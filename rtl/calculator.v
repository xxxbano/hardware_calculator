==> flow/design.v <==
module LIFO
	#(parameter AWF=3,   
	  parameter DW=8    
	)
(
	input wire clk,
	input wire rst,
	input wire en,
	input wire wr,
	input wire [DW-1:0] dat_i,
	output wire [DW-1:0] dat_o,
	output reg [AWF:0] counter,
	output reg [1:0] error,
	output reg empty,
	output reg full
);
	reg [DW-1:0] stack_mem[1:2**AWF];
	reg [AWF:0] SP;
	integer i;
	initial begin
		for(i=1;i<2**AWF+1;i=i+1) begin
			stack_mem[i] = 0;
		end
	end
	always @(posedge clk) begin
		if(rst) begin
			SP <= 2**AWF;
			error <= 0;
		end 
		else if(en) begin
			error <= 0;
			if(wr==1) begin
				if(full==1) begin
					error <= 1;
				end else begin
					stack_mem[SP] <= dat_i;
					SP <= SP - 1;
				end
			end else begin
				if(empty==1) begin
					error <= 2;
				end else begin
				 	SP <= SP + 1;
				end
			end
		end
	end
	assign dat_o = stack_mem[SP+1];
	always @(*) begin
		if(SP==2**AWF) begin
			empty=1;
			full=0;
			counter=0;
		end 
		else if(SP==0) begin
			empty=0;
			full=1;
			counter=2**AWF;
		end else begin
			empty=0;
			full=0;
			counter=2**AWF - SP;
		end
	end
endmodule
module calculator 
	#( parameter MDF=3  
		) 
	(
	input wire clk,
	input wire rst,
	output reg rdy,
	input wire req_valid,
	input wire [2:0] req_instr,
	input wire [31:0] req_operand,
	output wire result_valid,
	output wire [31:0] result,
	output reg [7:0] error
);
	parameter DATA_WIDTH=32; 
	reg en;
	reg wr;
	reg [DATA_WIDTH-1:0] dat_i;
	wire [MDF:0] counter;
	wire [DATA_WIDTH-1:0] dat_o;
	wire [1:0] st_err;
	wire empty;
	wire full;
	LIFO #(MDF,DATA_WIDTH) i_stack(
		.clk(clk),
		.rst(rst),
		.en(en),
		.wr(wr),
		.dat_i(dat_i),
		.dat_o(dat_o),
		.counter(counter),
		.error(st_err),
		.empty(empty),
		.full(full)
	);
	reg [3:0] op_cnt; 	 
	reg [31:0] operand1;  
	reg [31:0] operand2;  
	reg [1:0] st_ctl;  
	reg       st_release;  
	reg [3:0] st_state;  
	localparam st0=4'b0001;   
	localparam st1=4'b0010;   
	localparam st2=4'b0100;   
	localparam st3=4'b1000;   
	always @(posedge clk) begin
		if(rst) begin
			en <= 0;
			wr <= 0;
			op_cnt <= 0;
			st_state <= st0;
		end else begin
			en <= 0;
			wr <= 0;
			case(st_state)
				st0: begin 
					if(st_ctl==1) st_state<=st1; 
					else if(st_ctl==2) st_state<=st2;
				end
				st1: begin  
					en<=1; 
					wr<=1; 
					st_state<=st3; 
				end
				st2: begin  
					wr<=0; 
					operand1<=dat_o; 
					operand2<=operand1; 
					op_cnt <= op_cnt + 1; 
					if(op_cnt <= 1) begin 
						en<=1; 
					end else begin
						en<=0; 
						st_state <= st3; 
						op_cnt <= 0;
					end
				end
				st3: begin  
					if(st_release) st_state<=st0;
				end
				default: st_state<=st0; 
			endcase
		end
	end
	reg [31:0] alg_result; 
	reg [2:0] alg_ctl; 
	reg       alg_release; 
	reg [5:0] alg_state; 
	localparam alg0=6'b000001;  
	localparam alg1=6'b000010;  
	localparam alg2=6'b000100;  
	localparam alg3=6'b001000;  
	localparam alg4=6'b010000;  
	localparam alg5=6'b100000;  
	always @(posedge clk) begin
		if(rst) begin
			alg_state <= alg0;
		end else begin
			case(alg_state)
				alg0: begin 
					if(alg_ctl==1) alg_state<=alg1; 
					else if(alg_ctl==2) alg_state<=alg2;
					else if(alg_ctl==3) alg_state<=alg3;
					else if(alg_ctl==4) alg_state<=alg4;
				end
				alg1: begin
					alg_result <= operand1 + operand2;
					alg_state <= alg5;
				end
				alg2: begin
					alg_result <= operand1 + operand2;
					alg_state<=alg5;
				end
				alg3: begin 
					alg_result <= operand1 + operand2;
					alg_state<=alg5;
				end
				alg4: begin
					alg_result <= operand1 + operand2;
					alg_state<=alg5;
				end
				alg5: begin
					if(alg_release) alg_state<=alg0;
				end
				default: alg_state<= alg0;
			endcase
		end
	end
	reg [3:0] op_ctl;
	reg 			op_flag;  
	reg       op_release;
	reg [31:0] dat_tmp;
	always @(posedge clk) begin
		if(rst) begin
			op_ctl <= 0;  
			op_flag <= 0; 
			rdy<=1;
		end else begin
			op_flag <= 0;  						 
			if(op_ctl==1) op_ctl<= 0;  
			if(req_valid&&rdy&&(error==0)) begin  
				rdy<= 0;  							 
				op_ctl <= req_instr+1;   
				dat_tmp<= req_operand;   
				if(req_instr==1||req_instr==2||req_instr==3||req_instr==4) op_flag<= 1; 
			end else if(op_release==1) begin
				rdy<=1;
			end
		end
	end
	reg [2:0] op_state;
	localparam  OP0=3'b001;  
	localparam  OP1=3'b010;  
	localparam  OP2=3'b100;  
	always @(posedge clk) begin
		if(rst) begin
			op_state <= OP0;
			st_release<=0;
			st_ctl<=0;
			alg_release<=0;
			alg_ctl<=0;
			op_release<=0;
		end else begin
			st_release<=0;
			alg_release<=0;
			op_release<=0;
			case(op_state)
				OP0: begin  
					if(op_ctl==1) op_state <= OP1;  
					else if(op_flag==1) op_state <= OP2;  
				end
				OP1: begin   
					if(st_state==st0) begin   
						st_ctl<=1;
						dat_i<= dat_tmp;  
					end else begin
						if(st_state==st3) begin  
							st_ctl<=0;
							st_release<=1;
							op_release<=1;
							op_state<=OP0;
						end
					end
				end
				OP2: begin  
					if(st_state==st0 && alg_state==alg0) begin   
						st_ctl<=2;   
					end else begin
						if(st_state==st3 && alg_state==alg0) begin  
							st_release<=1;  
							st_ctl<=0;     
							if(op_ctl==2) alg_ctl<=1;    
							else if(op_ctl==3) alg_ctl<=2;    
							else if(op_ctl==4) alg_ctl<=3;    
							else if(op_ctl==5) alg_ctl<=4;    
						end else begin
							if(st_state==st0 && alg_state==alg5) begin  
								st_ctl<=1;      
								dat_i<= alg_result;  
							end else begin
								if(st_state==st3) begin
									st_ctl<=0;
									st_release<=1;
									alg_ctl<=0;
									alg_release<=1;
									op_release<=1;
									op_state<=OP0;
								end
							end
						end
					end
				end
				default: begin
					op_state <= OP0;
					st_ctl<=0;
					alg_ctl<=0;
				end
			endcase
		end
	end 
	assign result = dat_o;
	assign result_valid = (op_release | rdy )&(counter>0);
	always @(*) begin
		if(counter<2&&req_valid&&req_instr!=0) error = 1; 
		else if(full&&req_valid&&req_instr==0) error = 2; 
		else if(req_valid&&req_instr>4) error = 3; 
		else error=0;
	end
endmodule
; From RTL to reports: calculator
; What the tools print for calculator, step after step.
; Lines are those of the file above, counted from 1.
; Library cell names are shortened.
; A cell with n/a has no value.
[inputs]
top = calculator
clock_port = clk
cell_library = sky130hd
lib_corner = tt_025C_1v80

; Word level
; Yosys after proc, flatten, opt, wreduce and memory -nomap, before mapping. Memory bits, and registers merged into a memory's read port (data or address), are not among the register bits. Print and check cells are not counted. Equal cells are merged and count once.
; Yosys's memory passes give these memory sizes; they may raise the number of words (mostly to a power of two), join words into wider ones and drop unused or constant bits.
[word_totals]
mem_count = 1
ram_bits = 256
word_cells = 196
in_bits = 38
out_inout_bits = 42
register_bits = 197
[memory_table]
columns = name, size, width, rd, write_ports, line_no
row1 = i_stack.stack_mem, 8, 32, 1, 1, 17  ; reg [DW-1:0] stack_mem[1:2**AWF];
[op_classes]
cmp = 4
bitwise = 6
equal = 46
reduce_and_logical = 33
n_addsub = 6
mux = 80
[ops]
columns = op, count
row1 = 32-bit two-way mux, 8
row2 = 32-bit parallel mux with 2-bit select, 1
row3 = 4-bit two-way mux, 16
row4 = 3-bit two-way mux, 15
row5 = 32-bit adder, 1
row6 = 6-bit two-way mux, 5
row7 = 2-bit != test (second input constant), 10
row8 = 1-bit two-way mux, 19
row9 = 6-bit parallel mux with 3-bit select, 1
row10 = 4-bit parallel mux with 4-bit select, 1
row11 = 2-bit two-way mux, 8
row12 = 3-bit by 2-bit == test with 1-bit output (second input constant), 5
row13 = 4-bit by 2-bit == test with 1-bit output (second input constant), 3
row14 = 4-bit by 3-bit == test with 1-bit output (second input constant), 3
row15 = 1-bit logical AND, 10
row16 = 5-bit AND reduction, 2
row17 = 3-bit by 1-bit == test with 1-bit output (second input constant), 3
row18 = 3-bit == test (second input constant), 3
row19 = 3-bit != test (second input constant), 3
row20 = 3-bit parallel mux with 3-bit select, 1
row21 = 2-bit AND reduction, 4
row22 = 4-bit by 1-bit adder with 4-bit output (second input constant), 2
row23 = 4-bit by 1-bit == test with 1-bit output (second input constant), 2
row24 = 4-bit == test (second input constant), 2
row25 = 8-bit zero test, 1
row26 = 2-bit nonzero test, 3
row27 = 2-bit OR reduction, 3
row28 = 3-bit AND reduction, 2
; Other operator kinds: 31; their cells: 38.

; Depth
; Longest topological path by Yosys (ltp), each cell counted once; first at word level (registers and memories cut), then after technology mapping (sequential cells cut; the memories' decode and read muxes count).
[depth]
word_depth = 11
ABC_AREA = 0
mapped_depth = 12
depth_no_buf = 9

; After synthesis
; Source: synth_stat.txt of the flow (Yosys; design flattened, memories mapped). It holds for the ABC_AREA given above (unset counts as 0); a run with the other value may have another netlist.
[types]
columns = type, count, area_total_um2
row1 = edfxtp_1, 416, 1.25E+04
row2 = mux4_2, 64, 1.44E+03
row3 = dfxtp_1, 38, 760.73
row4 = mux2_2, 65, 731.952
row5 = ha_1, 44, 550.528
row6 = a21oi_1, 54, 270.259
row7 = xnor2_1, 24, 210.202
row8 = nor2_1, 45, 168.912
row9 = nand2_1, 38, 142.637
row10 = o21ai_0, 26, 130.125
row11 = a21o_1, 17, 127.622
row12 = xor2_1, 12, 105.101
row13 = inv_1, 23, 86.333
row14 = buf_4, 9, 67.565
row15 = clkbuf_1, 18, 67.565
row16 = and2_1, 10, 62.56
row17 = nand2b_1, 10, 62.56
row18 = nor2b_1, 10, 62.56
; Not listed: further types 52, cells in them 122.
[synth_totals]
flip_flops = 454
cells = 1045
buf_cells = 44
mapped_area_mm2 = 0.0184477
sequential_area_mm2 = 0.0132527
; By module: a second synthesis without flattening, with its own total; a netlist apart from the flattened one above.
[unflattened]
hier_cells = 1051
area_unflattened_mm2 = 0.0185991
; Rows give one instance, submodules left out.
[modules]
columns = module, cells, n_inst, mod_area_mm2, seq_area_mm2
row1 = LIFO, 438, 1, 0.0101898, 0.0078075
row2 = calculator, 613, 1, 0.0084093, 0.0054853

; Worst setup path after synthesis
; Path of least setup slack by OpenSTA after synthesis, without wires, with an ideal clock, recovery checks aside; 20% of the period is set as input and as output delay. Where synthesis merged equal registers, the netlist keeps one of their names.
[synth_timing]
path_kind = input to register
start = in rst
end = reg operand1[0]
path_stages = 2
tclk_ps = 5610
in_delay_ps = 1122
setup_time_ps = 493
delay_ps = 3519
path_buffers = 1
t_arrival_ps = 4148
t_required_ps = 5117
launch_ps = 1122
path_slack_ps = 969
period_less_setup_slack_ps = 4641
; "delay_ps" is the arrival time less input delay plus setup time.
; "path_stages" counts driving pins, that of a launching flip-flop among them; a cell with two outputs on the path counts twice.
; "period_less_setup_slack_ps" = period - worst setup slack (recovery checks aside). The figure is calculated, with input and output delays left at 20% of the set period.
; The rows between start and end are the longest chain of elaborated cells between them; the timing report does not say that the signal goes this way. Where chains are equally long, one stands for them.
; Each line given opens the expression or statement behind the cell; cells for indexed reads and writes are added by Yosys, which also makes memories of some case tables.
[synth_between]
path_cell_list = clkbuf_1 -> nor2b_1
elab_chain_cells = 2
cone_cells = 2
lines_between = 0
classes_between = 1 x logic; 1 x reduce/logical
[synth_lines]
columns = element, line_no
row1 = start: declaration, 71  ; input wire rst,
row2 = 1-bit inverter, n/a
row3 = 2-bit AND reduction, n/a
row4 = end: assignment, 132  ; operand1<=dat_o;
row5 = end: declaration, 102  ; reg [31:0] operand1;

; Worst path after layout
; From the final timing report of job 1: the path of least setup slack in the routed layout; clock arrival at registers is part of the times.
; The report prints the path's times to 10 ps; the period is as set.
[layout_timing]
path_kind = register to output
start = reg i_stack.SP[1]
end = out result[27]
path_buffers = 2
path_stages = 7
launch_ps = 540
t_arrival_ps = 3430
tclk_ps = 4960
path_slack_ps = 530
t_required_ps = 3970
out_delay_ps = 990
; The rows between start and end are the longest chain of elaborated cells between them; the timing report does not say that the signal goes this way. Where chains are equally long, one stands for them.
; The chain passes a memory read, where the word-level depth is cut; so it can be longer than that depth.
; At most two assigning lines are given for a register; there are more.
[layout_between]
path_cell_list = dfxtp_1 -> inv_1 -> ha_2 -> buf_4 -> mux4_2 -> mux2_2 -> clkdlybuf4s50_1
elab_chain_cells = 2
cone_cells = 2
classes_between = 1 x add/sub; 1 x memory
[layout_lines]
columns = element, line_no
row1 = start: declaration, 18  ; reg [AWF:0] SP;
row2 = start: assignment, 27  ; SP <= 2**AWF;
row3 = start: assignment, 37  ; SP <= SP - 1;
row4 = 4-bit by 1-bit adder with 4-bit output, 48  ; assign dat_o = stack_mem[SP+1];
row5 = memory read 8 x 32 bit, 17  ; reg [DW-1:0] stack_mem[1:2**AWF];
row6 = end: declaration, 77  ; output wire [31:0] result,

Hand-over note for calculator

Design calculator on sky130hd. What follows are 2 stored runs of the flow, each under its own settings; their order means nothing. The constraints put input and output delay at 20% of the set period each and load the outputs with 0.01 pF.
"achievedPeriod_ps" = clock period - worst setup slack. The figure is calculated, with input and output delays left at 20% of the set period.
By "worst_path_allowed_less_slack_ps" is meant the share of the clock period that the worst setup path is allowed (20% is reserved at inputs, 20% at outputs), minus its slack. Clock arrival times at its registers enter into it.
"power.total_mw" is the tool's figure for a default switching activity; nothing was simulated.
"worst_path_allowed_less_slack_ps" is known to 10 ps.

# job 1
==> flow/run.sh <==
#!/bin/bash
# the make line also repeats the synthesis and layout settings of config.mk as NAME=value (left out here)
make -C /OpenROAD-flow-scripts/flow DESIGN_CONFIG=/design/flow/config.mk WORK_HOME=/design/flow/orfs CLKGATE_MAP_FILE= finish
==> flow/config.mk <==
export PLATFORM = sky130hd
export DESIGN_NAME = calculator
export DESIGN_NICKNAME = calculator
export VERILOG_FILES = /design/flow/design.v
export SDC_FILE = /design/flow/constraint.sdc
export NUM_CORES = 4
export LEC_CHECK = 0
export CAP_MARGIN = 20
export CORE_MARGIN = 2
export CORE_UTILIZATION = 69
export SLEW_MARGIN = 20
==> flow/constraint.sdc <==
create_clock -name core_clock -period 4.96 [get_ports {clk}]
set_input_delay 0.9920 -clock core_clock [delete_from_list [all_inputs] [get_ports {clk}]]
set_output_delay 0.9920 -clock core_clock [all_outputs]
set_load 0.01 [all_outputs]

==> job 1: results <==
timing.hold.ws_ps=458
util_pct=80.6
worst_path_allowed_less_slack_ps=3430
critical_path_type="register to output"
achievedPeriod_ps=4427
design.die.area_mm2=0.0280596
power.total_mw=7.503
setup_ws_ps=533
tns_setup_ps=0
ys_area_mm2=0.0184477
layout_stdcell_area_mm2=0.021064

# job 2
==> flow/run.sh <==
#!/bin/bash
# the make line also repeats the synthesis and layout settings of config.mk as NAME=value (left out here)
make -C /OpenROAD-flow-scripts/flow DESIGN_CONFIG=/design/flow/config.mk WORK_HOME=/design/flow/orfs CLKGATE_MAP_FILE= finish
==> flow/config.mk <==
export PLATFORM = sky130hd
export DESIGN_NAME = calculator
export DESIGN_NICKNAME = calculator
export VERILOG_FILES = /design/flow/design.v
export SDC_FILE = /design/flow/constraint.sdc
export NUM_CORES = 4
export LEC_CHECK = 0
export ABC_AREA = 1
export CAP_MARGIN = 20
export CELL_PAD_IN_SITES_GLOBAL_PLACEMENT = 0
export CORE_MARGIN = 2
export CORE_UTILIZATION = 57
export CTS_CLUSTER_SIZE = 98
export SETUP_SLACK_MARGIN = -0.19
export SLEW_MARGIN = 20
==> flow/constraint.sdc <==
create_clock -name core_clock -period 2.96 [get_ports {clk}]
set_input_delay 0.5920 -clock core_clock [delete_from_list [all_inputs] [get_ports {clk}]]
set_output_delay 0.5920 -clock core_clock [all_outputs]
set_load 0.01 [all_outputs]

==> job 2: results <==
timing.hold.ws_ps=444
util_pct=69.5
worst_path_allowed_less_slack_ps=2450
critical_path_type="register to output"
achievedPeriod_ps=3046
design.die.area_mm2=0.0349316
power.total_mw=13.147
setup_ws_ps=-86
tns_setup_ps=-787
ys_area_mm2=0.0190683
layout_stdcell_area_mm2=0.0227356

End of note.
